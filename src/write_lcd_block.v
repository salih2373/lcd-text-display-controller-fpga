==> flow/design.v <==
`timescale 1ns / 1ps
module write_lcd_block(
   input clk,
	input reset_n,
	input [7:0] data_btn,
	input prell_flag,
	output reg RW_btn_lcd,
	output reg RS_btn_lcd,
	output reg E_btn_lcd,
	output reg [7:0] data_btn_lcd
);
		reg[1:0] state = 2'b00; 
	parameter state_idle = 2'b00;
	parameter state_buffer = 2'b01;
	parameter state_write =  2'b10;
	parameter state_reset = 2'b11;
	always @ (posedge clk or negedge reset_n) begin 
		if (!reset_n) begin 
			state <= state_idle;
			RW_btn_lcd <= 0;
			RS_btn_lcd <= 0;
			E_btn_lcd <= 0;
			data_btn_lcd <=0;
		end else begin 
		case (state)
			state_idle:
				if(prell_flag)begin
					state <= state_buffer;
				end 
			state_buffer:begin 
				RW_btn_lcd <= 0;
				RS_btn_lcd <= 1;
				E_btn_lcd  <= 1;
				data_btn_lcd <= data_btn;
				state <= state_write;
		  end
			state_write:begin 
				RW_btn_lcd <= 0;
				RS_btn_lcd <= 1;
				E_btn_lcd <= 0;
				data_btn_lcd <=data_btn;
				state <= state_reset;
				end
			state_reset:
				if(!prell_flag) begin
						state <= state_idle;
				end
			endcase
		end 
	end
endmodule
Step by step through the tools: write_lcd_block
The steps from the RTL of write_lcd_block to its reports follow in flow order.
Lines are those of the file above, counted from 1.
Operators carry their Yosys type and port widths (W data, S select, Z words).
Library cell names are shortened.
{ "setup": {"top": "write_lcd_block", "clk_port": "clk", "cell_library": "sky130hd", "pvt_corner": "tt_025C_1v80"} }

Elaborated design
Yosys after proc, flatten, opt, wreduce and memory -nomap, before mapping. Memory bits, and registers merged into a memory's read port (data or address), are not among the register bits. Print and check cells are not counted.
{ "word_totals": {"ff_bits": 12, "latchBits": 0, "mem_bits_rw": 0, "mem_bits_ro": 0, "clocked_rd_ports_x_width": 0, "mem_count": 0, "in_bits": 11, "output_inout_bits": 11, "wordCells": 18} }
{ "classes": {"addsub": 0, "multipliers": 0, "div_mod_pow": 0, "compare": 0, "eq_ne": 5, "n_shift": 0, "muxes": 4, "n_logic": 0, "reduce_logical": 5} }
{ "op_table": {"columns": ["operator", "count"], "rows": [
  ["$pmux W2 S4", 1],
  ["$eq A2 B2 Y1 const B", 2],
  ["$ne A2 B2 Y1 const B", 2],
  ["$reduce_bool A4 Y1", 1],
  ["$mux W2", 2],
  ["$reduce_and A3 Y1", 1],
  ["$eq A2 B1 Y1 const B", 1],
  ["$logic_not A2 Y1", 1],
  ["$reduce_bool A2 Y1", 1],
  ["$reduce_or A2 Y1", 1],
  ["$pmux W1 S2", 1]
]} }

Depth
Depth = most cells in a row (Yosys ltp): at word level without a register or memory, in the mapped netlist without a sequential cell, where the memories' decode and read muxes count.
{ "depth": {"word_depth": 3, "ABC_AREA": 0, "mapped_depth": 5, "mapped_depth_nobuf": 5} }

Synthesis result
Yosys stat after the flow's synthesis: flattened, memories mapped to cells. It holds for the ABC_AREA given above (unset counts as 0); a run with the other value may have another netlist.
The area totals of this step are shown rounded.
{ "mapped": {"cell_count": 41, "area_um2": 570.5, "seqArea_um2": 300.3, "ff_cells": 12, "n_buf": 2} }
{ "by_type": {"columns": ["type", "count", "type_area_um2"], "rows": [
  ["dfrtp_1", 12, 300.288],
  ["mux2_2", 7, 78.826],
  ["ha_1", 4, 50.048],
  ["mux2_1", 3, 33.782],
  ["mux2i_1", 2, 20.019],
  ["o41ai_2", 1, 16.266],
  ["a221oi_2", 1, 15.014],
  ["inv_1", 3, 11.261],
  ["buf_4", 1, 7.507],
  ["nor3b_1", 1, 7.507],
  ["nor2_2", 1, 6.256],
  ["or2_1", 1, 6.256],
  ["buf_2", 1, 5.005],
  ["o21ai_0", 1, 5.005],
  ["conb_1", 1, 3.754],
  ["inv_2", 1, 3.754]
]} }

Worst setup path after synthesis
Source: OpenSTA report_checks on the synthesized netlist (no wires, ideal clock, input and output delay 20% of the period each), path of least setup slack; recovery checks are left aside. Register names are those of the netlist, which keeps one name where synthesis merged equal registers.
{ "synth_timing": {"path_type": "reg-to-reg", "startpoint": "register state[0]", "endpoint": "register state[1]", "clock_period_ps": 2250, "setup_ps": 128, "launch_ps": 0, "arrival_time_ps": 1329, "t_required_ps": 2122, "setup_slack_ps": 794, "delay_ps": 1457, "path_stages": 4, "n_path_buf": 0, "period_less_setup_slack_ps": 1456} }
"delay_ps" is the arrival time less input delay plus setup time.
"path_stages": output pins that drive a net of the path, with the launching flip-flop's if there is one; two outputs of one cell count as two.
"period_less_setup_slack_ps" = period - worst setup slack (recovery checks aside). The figure is calculated, with input and output delays left at 20% of the set period.
The rows between start and end are the longest chain of elaborated cells between them; the timing report does not say that the signal goes this way. Where chains are equally long, one stands for them.
A line is the first line of the expression or statement that the cell stems from. Yosys adds cells for indexed reads and writes and turns some case tables into memories.
A register here has more assigning lines than the two given.
{ "synth_between": {"cell_sequence": "dfrtp_1 -> ha_1 -> o41ai_2 -> mux2_1", "elab_chain_len": 3, "cells_between": 9, "cone_lines": 1, "cone_classes": "eq/ne: 5; mux: 1; reduce/logical: 3"} }
{ "synth_lines": {"columns": ["element", "line", "rtl"], "rows": [
  ["from (decl)", 12, "reg[1:0] state = 2'b00;"],
  ["from (assign)", 19, "state <= state_idle;"],
  ["from (assign)", 28, "state <= state_buffer;"],
  ["$eq A2 B2 Y1", 25, "case (state)"],
  ["$reduce_bool A4 Y1", null, null],
  ["$reduce_and A3 Y1", null, null],
  ["to (assign)", 19, null],
  ["to (assign)", 28, null],
  ["to (decl)", 12, null]
]} }

Path in the finished layout
From the final timing report of run A: the path of least setup slack in the routed layout; clock arrival at registers is part of the times.
The path's times are printed in steps of 10 ps; the period is the one set.
{ "layout_timing": {"path_type": "reg-to-reg", "startpoint": "register state[1]", "endpoint": "register state[1]", "clock_period_ps": 1000, "setup_ps": 110, "launch_ps": 270, "arrival_time_ps": 1630, "t_required_ps": 1160, "setup_slack_ps": -480, "path_stages": 5, "n_path_buf": 0} }
The rows between start and end are the longest chain of elaborated cells between them; the timing report does not say that the signal goes this way. Where chains are equally long, one stands for them.
A register here has more assigning lines than the two given.
{ "layout_between": {"cell_sequence": "dfrtp_1 -> inv_1 -> ha_1 -> o41ai_2 -> mux2_1", "elab_chain_len": 3, "cells_between": 9, "cone_lines": 1, "cone_classes": "eq/ne: 5; mux: 1; reduce/logical: 3"} }
{ "layout_lines": {"columns": ["element", "line", "rtl"], "rows": [
  ["from (decl)", 12, "reg[1:0] state = 2'b00;"],
  ["from (assign)", 19, "state <= state_idle;"],
  ["from (assign)", 28, "state <= state_buffer;"],
  ["$eq A2 B2 Y1", 25, "case (state)"],
  ["$reduce_bool A4 Y1", null, null],
  ["$reduce_and A3 Y1", null, null],
  ["to (assign)", 19, null],
  ["to (assign)", 28, null],
  ["to (decl)", 12, null]
]} }

FLOW RESULTS
============

Flow measurements of write_lcd_block on sky130hd: 2 stored runs with different settings, listed in no order. Input and output delays are each 20% of the period that was set; the output load is 0.01 pF.
"final_power_uw" is the tool's figure for a default switching activity; nothing was simulated.
Values from the reports are rounded here.
[
  {
    "run": "run A",
    "settings": { "period_ns": 1.0, "CAP_MARGIN": 20, "CORE_MARGIN": 2, "CORE_UTILIZATION": 40, "SLEW_MARGIN": 20 },
    "results": { "die_um2": 1744, "final_power_uw": 3641, "util_pct": 71.1, "synthesis_area_um2": 570.5, "final_setup_ws_ps": -478 }
  },
  {
    "run": "run B",
    "settings": { "period_ns": 1.48, "CORE_UTILIZATION": 38, "SETUP_SLACK_MARGIN": 0.34, "PLACE_DENSITY": 0.5, "GPL_ROUTABILITY_DRIVEN": 1, "CTS_CLUSTER_SIZE": 96, "MIN_ROUTING_LAYER": "met1", "CAP_MARGIN": 20, "CORE_MARGIN": 2, "SLEW_MARGIN": 20 },
    "results": { "die_um2": 1828, "final_power_uw": 2336, "util_pct": 66.2, "synthesis_area_um2": 570.5, "final_setup_ws_ps": 20 }
  }
]
