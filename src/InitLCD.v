==> flow/design.v <==
`timescale 1ns / 1ps
module InitLCD(
		input clk, 
		input reset_n, 
		output reg RS_init_lcd, 
		output reg RW_init_lcd, 
		output reg E_init_lcd,
		output reg init_complete_flag,
		output reg [7:0] data_init_lcd
    );
	 parameter power_on     =  3'b000;
	 parameter function_set =  3'b001;
	 parameter display_on_off =3'b010;
	 parameter display_clear = 3'b011;
	 parameter mode_set      = 3'b100;
	 parameter init_complete = 3'b101;
	 reg [15:0] counter;
	 reg [2:0] state;
	 always @(posedge clk or negedge reset_n) begin 
		if(!reset_n) begin 
			state <= power_on;
			counter <= 3906;
			init_complete_flag <= 0;
			RS_init_lcd <= 0;
			RW_init_lcd <= 0;
			E_init_lcd <= 0;
			data_init_lcd <= 8'b00000000;
		end else begin
	case (state)
		power_on: begin
			data_init_lcd <= 8'b00111000;
			E_init_lcd <= 1;
			if(counter != 0) begin
				counter <= counter - 1'b1;
			end else begin
			E_init_lcd <= 0;
			state <= function_set;
			counter <=4 ;
			end
			end
		function_set:begin
			data_init_lcd <=8'b00001110;
			E_init_lcd <=1;
		   if(counter!=0) begin
				counter <= counter - 1'b1;
			end else begin
			E_init_lcd <= 0 ;
			state <= display_on_off;
			counter <= 4;
			end
			end
		display_on_off:begin
				data_init_lcd <= 8'b00000001;
				E_init_lcd <=1 ;
			if(counter!=0) begin
				counter <= counter - 1'b1;
			end else begin
				E_init_lcd <=0;
				state <= display_clear;
				counter <= 148;
				end
			end
		display_clear:begin
				data_init_lcd <= 8'b00000110;
				E_init_lcd <= 1 ;
			if(counter!=0) begin
				counter <= counter - 1'b1;
			end else begin
				E_init_lcd <= 0 ;
				state<=mode_set;
				counter <= 0;
			end
			end
		mode_set:begin
				E_init_lcd <= 1 ;
			if(counter!=0) begin
				counter <= counter - 1'b1;
			end else begin
				E_init_lcd <= 0 ;
				state <= init_complete;
				counter <= 4;
			end
			end
		init_complete:begin
			init_complete_flag <= 1;
		end
	endcase
end
end
endmodule
Reports on InitLCD --
The steps from the RTL of InitLCD to its reports follow in flow order. Line numbers count from 1 in the design file above. Operators carry their Yosys type and port widths (W data, S select, Z words). Not given: -
Design: top module InitLCD, clock port clk, library sky130hd, timing corner tt_025C_1v80

Word level --
Yosys after proc, flatten, opt, wreduce and memory -nomap, before mapping. Memory bits, and registers merged into a memory's read port (data or address), are not among the register bits. Print and check cells are not counted.
Bit counts: input port bits 2, register bits 29
Cells by class: equal/unequal tests 10, $add $sub $neg 1, muxes and demuxes 13, reduce/logical cells 7
Operators by type and width (number):
- $pmux W16 S3 | 1
- $mux W16 | 3
- $pmux W8 S4 | 1
- $sub A16 B1 Y16 const B | 1
- $reduce_bool A16 Y1 | 1
- $pmux W3 S5 | 1
- $mux W3 | 5
- $ne A2 B2 Y1 const B | 5
- $eq A3 B2 Y1 const B | 2
- $eq A3 B3 Y1 const B | 2
- $reduce_and A6 Y1 | 1
- $reduce_bool A5 Y1 | 1
- $reduce_or A5 Y1 | 1
- $reduce_bool A4 Y1 | 1
- $eq A3 B1 Y1 const B | 1
- $logic_not A3 Y1 | 1
- $reduce_or A3 Y1 | 1
- $mux W1 | 2

Depth --
Longest topological path by Yosys (ltp), each cell counted once; first at word level (registers and memories cut), then after technology mapping (sequential cells cut; the memories' decode and read muxes count).
Depth: depth in word-level cells 3, ABC_AREA 0, gate-level depth with buffers 7

Netlist --
Yosys stat after the flow's synthesis: flattened, memories mapped to cells. It holds for the ABC_AREA given above (unset counts as 0); a run with the other value may have another netlist.
Mapped netlist: flip-flop cells 28, standard cells after synthesis 141, synthesis area 1423.9 um^2
Cells by type (number):
- sky130_fd_sc_hd__dfrtp_1 | 21
- sky130_fd_sc_hd__dfstp_2 | 7
- sky130_fd_sc_hd__nor2_1 | 16
- sky130_fd_sc_hd__buf_4 | 6
- sky130_fd_sc_hd__mux2_2 | 4
- sky130_fd_sc_hd__o21ai_0 | 9
- sky130_fd_sc_hd__o211ai_1 | 5
- sky130_fd_sc_hd__nor3_1 | 7
- sky130_fd_sc_hd__or3_1 | 5
- sky130_fd_sc_hd__a21oi_1 | 6
- sky130_fd_sc_hd__ha_1 | 2
- sky130_fd_sc_hd__nor4_1 | 4
- sky130_fd_sc_hd__o31ai_1 | 3
- sky130_fd_sc_hd__or4_4 | 2
- sky130_fd_sc_hd__inv_1 | 5
- sky130_fd_sc_hd__nand2_1 | 5
- sky130_fd_sc_hd__or4_2 | 2
- sky130_fd_sc_hd__xor2_1 | 2
Other cell types: 24; their cells: 30.

Path before layout --
OpenSTA on the mapped netlist: ideal clock, no wires. The path of least setup slack (recovery checks aside). Input and output delay are each 20% of the period. Register names are those of the netlist, which keeps one name where synthesis merged equal registers.
Timing path post-synthesis: kind reg2reg, start point register counter[0], end point register counter[10], library setup time 73 ps, clock period 2400 ps, arrival 1988 ps, setup slack 339 ps, stages 7, delay of the path 2061 ps, path buffers 0, synthesis period reached 2061 ps
"delay of the path" = arrival - input delay + setup time. "stages" counts driving pins, that of a launching flip-flop among them; a cell with two outputs on the path counts twice. "synthesis period reached" = period - worst setup slack (recovery checks aside). The figure is calculated, with input and output delays left at 20% of the set period. Between the ends stands the longest chain of elaborated cells between them, by number of cells; it is not shown to be the way that was timed. Of several equally long chains one is given. Each line given opens the expression or statement behind the cell; cells for indexed reads and writes are added by Yosys, which also makes memories of some case tables. At most two assigning lines are given for a register; there are more.
On the way, post-synthesis: cell sequence sky130_fd_sc_hd__dfrtp_1 -> sky130_fd_sc_hd__inv_1 -> sky130_fd_sc_hd__ha_1 -> sky130_fd_sc_hd__nor3b_1 -> sky130_fd_sc_hd__o211ai_1 -> sky130_fd_sc_hd__or4b_2 -> sky130_fd_sc_hd__a21oi_1, length of the longest elaborated chain 3, elaborated cells on any way between the ends 6, those cells by class add/sub (1); mux (4); reduce/logical (1)
Ends and longest elaborated chain, post-synthesis:
- from (decl) | line 17 | reg [15:0] counter;
- from (assign) | line 34 | counter <= counter - 1'b1;
- from (assign) | line 45 | counter <= counter - 1'b1;
- $sub A16 B1 Y16 | line 34
- $mux W16 | line 33 | if(counter != 0) begin
- $pmux W16 S3 | line 29 | case (state)
- to (assign) | line 34
- to (assign) | line 45
- to (decl) | line 17

Worst path after layout --
From the final timing report of stored run 1: the path of least setup slack in the routed layout; clock arrival at registers is part of the times. The path's times are printed in steps of 10 ps; the period is the one set.
Timing path post-layout: kind reg2reg, start point register counter[0], end point register counter[10], path buffers 0, setup slack 1040 ps, stages 7, clock period 3390 ps, library setup time 60 ps, arrival 2570 ps
Between the ends stands the longest chain of elaborated cells between them, by number of cells; it is not shown to be the way that was timed. Of several equally long chains one is given. At most two assigning lines are given for a register; there are more.
On the way, post-layout: cell sequence sky130_fd_sc_hd__dfrtp_1 -> sky130_fd_sc_hd__inv_1 -> sky130_fd_sc_hd__ha_1 -> sky130_fd_sc_hd__nor3b_1 -> sky130_fd_sc_hd__o211ai_1 -> sky130_fd_sc_hd__or4b_2 -> sky130_fd_sc_hd__a21oi_1, length of the longest elaborated chain 3, elaborated cells on any way between the ends 6, those cells by class add/sub (1); mux (4); reduce/logical (1)
Ends and longest elaborated chain, post-layout:
- from (decl) | line 17 | reg [15:0] counter;
- from (assign) | line 34 | counter <= counter - 1'b1;
- from (assign) | line 45 | counter <= counter - 1'b1;
- $sub A16 B1 Y16 | line 34
- $mux W16 | line 33 | if(counter != 0) begin
- $pmux W16 S3 | line 29 | case (state)
- to (assign) | line 34
- to (assign) | line 45
- to (decl) | line 17

Ticket comment

Below are 2 stored runs of the flow (Yosys, OpenROAD; platform sky130hd) on InitLCD, each with its settings and what was measured, unordered. Constraints: input delay and output delay 20% of the set period each, output load 0.01 pF.
"critical path time" = time allowed to the worst setup path (clock period - input delay - output delay, where it has them) - its slack; a late launch clock adds to it, a late capture clock takes from it.
"critical path time" is given in steps of 10 ps.

* Stored run 1 | settings: period_ns 3.39; CORE_UTILIZATION 34; SETUP_SLACK_MARGIN 0.07; PLACE_DENSITY_LB_ADDON 0.05; HOLD_SLACK_MARGIN 0.16; CELL_PAD_IN_SITES_DETAIL_PLACEMENT 1; CTS_CLUSTER_SIZE 69; CAP_MARGIN 5; CORE_MARGIN 2; SLEW_MARGIN 20 | results: area of the synthesized netlist 1423.9 um^2; full die area 4721.8 um^2; post-layout utilization 39.5%; smallest setup slack 1036 ps; worst-case hold slack 470 ps; critical path time 2350 ps; worst path kind reg2reg
* Stored run 2 | settings: period_ns 1.92; CORE_UTILIZATION 48; SETUP_SLACK_MARGIN -0.0; PLACE_DENSITY 0.38; CORE_ASPECT_RATIO 0.95; CELL_PAD_IN_SITES_DETAIL_PLACEMENT 2; CTS_CLUSTER_SIZE 65; CAP_MARGIN 15; SLEW_MARGIN 5; MAX_ROUTING_LAYER met4; CORE_MARGIN 2 | incomplete, placement halted on DPL-0033
